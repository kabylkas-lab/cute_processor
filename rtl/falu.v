==> flow/design.v <==
module falu #(parameter width = 9) (
    input                  clk,
    input      [width-1:0]   a,
    input      [width-1:0]   b,
    output reg [width-1:0]   c,
    output reg              ZF,  
    output reg              SF,  
    output reg              OF,  
    input                   op
);
reg [width-1:0] c_internal;
always @( * )
begin: alu_code
    if (op == 0) begin
        c_internal = a + b;
    end else begin
        c_internal = a - b;
    end
end  
assign c = c_internal;
always@ ( posedge clk) begin
case (c_internal)
    9'd0: ZF <= 1;
    default: ZF <= 0;
    endcase
    OF <= (c_internal[width-1]&!(a[width-1])&!(b[width-1])|!(c_internal[width-1])&(a[width-1])&(b[width-1]));
    SF <= c_internal[width-1];
end
endmodule
Tool chain data of falu
What the tools print for falu, step after step.
Lines are those of the file above, counted from 1.
Operators carry their Yosys type and port widths (W data, S select, Z words).
The mark - stands for no value.
- top module: falu
- clock port: clk
- standard-cell library: sky130hd
- corner: tt_025C_1v80

Elaborated design
Counts by Yosys on the flattened word-level netlist (proc, flatten, opt, wreduce; memories kept). Register bits leave out memories and registers merged into their read ports (data or address); mux counts leave out enables and synchronous resets folded into registers. Print and check cells are left out. Cells with the same type and inputs are merged into one.
- bits in registers at 3
- noted input port bits: 20
- output and inout port bits: 12
- word-level cells at 16
- add/subtract/negate cells at 2
- mux-type cells at 2
- noted bitwise operators: 5
- reduce/logical cells: 4
- operators with widths (operator ; count):
    $add A9 B9 Y9 ; 1
    $sub A9 B9 Y9 ; 1
    $logic_not A9 Y1 ; 1
    $mux W9 ; 1
    $and A1 B1 Y1 ; 4
    $logic_not A1 Y1 ; 3
    $or A1 B1 Y1 ; 1
    $mux W1 ; 1

Longest topological paths
Longest topological path by Yosys (ltp), each cell counted once; first at word level (registers and memories cut), then after technology mapping (sequential cells cut; the memories' decode and read muxes count).
- depth in word-level cells at 6
- ABC_AREA: 0
- depth in mapped cells: 12
- gate-level depth less buffers: 12

Mapped cells and area
Source: synth_stat.txt of the flow (Yosys; design flattened, memories mapped). It holds for the ABC_AREA given above (unset counts as 0); a run with the other value may have another netlist.
Totals and module areas in this step are rounded.
- standard cells after synthesis: 78
- noted chip area (Yosys): 626 um^2
- sequential area: 60.1 um^2
- mapped flip-flops: 3
- noted buffers: 1
- cell types (cell type ; count ; area in all (um^2)):
    sky130_fd_sc_hd__ha_1 ; 9 ; 112.608
    sky130_fd_sc_hd__xnor2_1 ; 11 ; 96.342
    sky130_fd_sc_hd__dfxtp_1 ; 3 ; 60.058
    sky130_fd_sc_hd__inv_1 ; 9 ; 33.782
    sky130_fd_sc_hd__a21oi_1 ; 5 ; 25.024
    sky130_fd_sc_hd__nor2_1 ; 6 ; 22.522
    sky130_fd_sc_hd__fa_1 ; 1 ; 20.019
    sky130_fd_sc_hd__nor2b_1 ; 3 ; 18.768
    sky130_fd_sc_hd__o21ai_2 ; 2 ; 17.517
    sky130_fd_sc_hd__xor2_1 ; 2 ; 17.517
    sky130_fd_sc_hd__xnor2_2 ; 1 ; 16.266
    sky130_fd_sc_hd__a21o_1 ; 2 ; 15.014
    sky130_fd_sc_hd__nor3_1 ; 3 ; 15.014
    sky130_fd_sc_hd__o21a_1 ; 2 ; 15.014
    sky130_fd_sc_hd__a31oi_1 ; 2 ; 12.512
    sky130_fd_sc_hd__nor3b_2 ; 1 ; 12.512
    sky130_fd_sc_hd__nor4_2 ; 1 ; 12.512
    sky130_fd_sc_hd__mux2_2 ; 1 ; 11.261
Other cell types: 11; their cells: 14.

Path before layout
Path of least setup slack by OpenSTA after synthesis, without wires, with an ideal clock, recovery checks aside; 20% of the period is set as input and as output delay. Where synthesis merged equal registers, the netlist keeps one of their names.
- kind: input to output
- start: input port op
- end: output port c[6]
- clock period at 4380 ps
- external input delay at 876 ps
- output delay at 876 ps
- time at the first pin: 876 ps
- data arrival time: 2644 ps
- data required time at 3504 ps
- setup slack: 860 ps
- delay of the path at 1768 ps
- driving pins on the path at 8
- buffers on the path: 1
- noted synthesis period reached: 3520 ps
"delay of the path" = arrival - input delay + setup time.
At an output port there is no setup time.
"driving pins on the path": output pins that drive a net of the path, with the launching flip-flop's if there is one; two outputs of one cell count as two.
"synthesis period reached" is the clock period less the worst setup slack; recovery checks do not enter. This is arithmetic on one report: input and output delays are still those of the set period (20% each).
The rows between start and end are the longest chain of elaborated cells between them; the timing report does not say that the signal goes this way. Where chains are equally long, one stands for them.
Each line given opens the expression or statement behind the cell; cells for indexed reads and writes are added by Yosys, which also makes memories of some case tables.
- path through: sky130_fd_sc_hd__clkbuf_1 > sky130_fd_sc_hd__mux2_2 > sky130_fd_sc_hd__fa_1 > sky130_fd_sc_hd__nor2b_1 > sky130_fd_sc_hd__o31a_1 > sky130_fd_sc_hd__o21a_1 > sky130_fd_sc_hd__nor2_1 > sky130_fd_sc_hd__xnor2_1
- noted length of the longest elaborated chain: 1
- noted elaborated cells on any way between the ends: 1
- noted RTL lines with such cells: 1
- classes of those cells: 1 x mux
- ends and longest elaborated chain, post-synthesis (item ; RTL line ; RTL):
    start: declaration ; 9 ; input                   op
    $mux W9 ; 14 ; if (op == 0) begin
    end: declaration ; 5 ; output reg [width-1:0]   c,

Lab notebook: falu

Stored flow runs of falu (2 of them; Yosys, OpenROAD, sky130hd). They differ in their settings and are not a sequence. Constraints: input delay and output delay 20% of the set period each, output load 0.01 pF.

Run 1
Settings were period_ns = 2.41; CORE_UTILIZATION = 38; SETUP_SLACK_MARGIN = -0.14; PLACE_DENSITY_LB_ADDON = 0.24; HOLD_SLACK_MARGIN = 0.03; TNS_END_PERCENT = 75; GPL_TIMING_DRIVEN = 1; CTS_CLUSTER_SIZE = 95; CAP_MARGIN = 5; SLEW_MARGIN = 10; CORE_MARGIN = 2
- not finished: routing ended with error DPL-0033

Run 2
Settings were period_ns = 4.32; CORE_UTILIZATION = 47; SETUP_SLACK_MARGIN = 1.12; PLACE_DENSITY_LB_ADDON = 0.03; HOLD_SLACK_MARGIN = -0.02; CELL_PAD_IN_SITES_GLOBAL_PLACEMENT = 0; ABC_AREA = 1; GPL_TIMING_DRIVEN = 0; CTS_CLUSTER_SIZE = 16; CAP_MARGIN = 0; SLEW_MARGIN = 0; MAX_ROUTING_LAYER = met4; CORE_MARGIN = 2
- not finished: routing ended with error DPL-0038
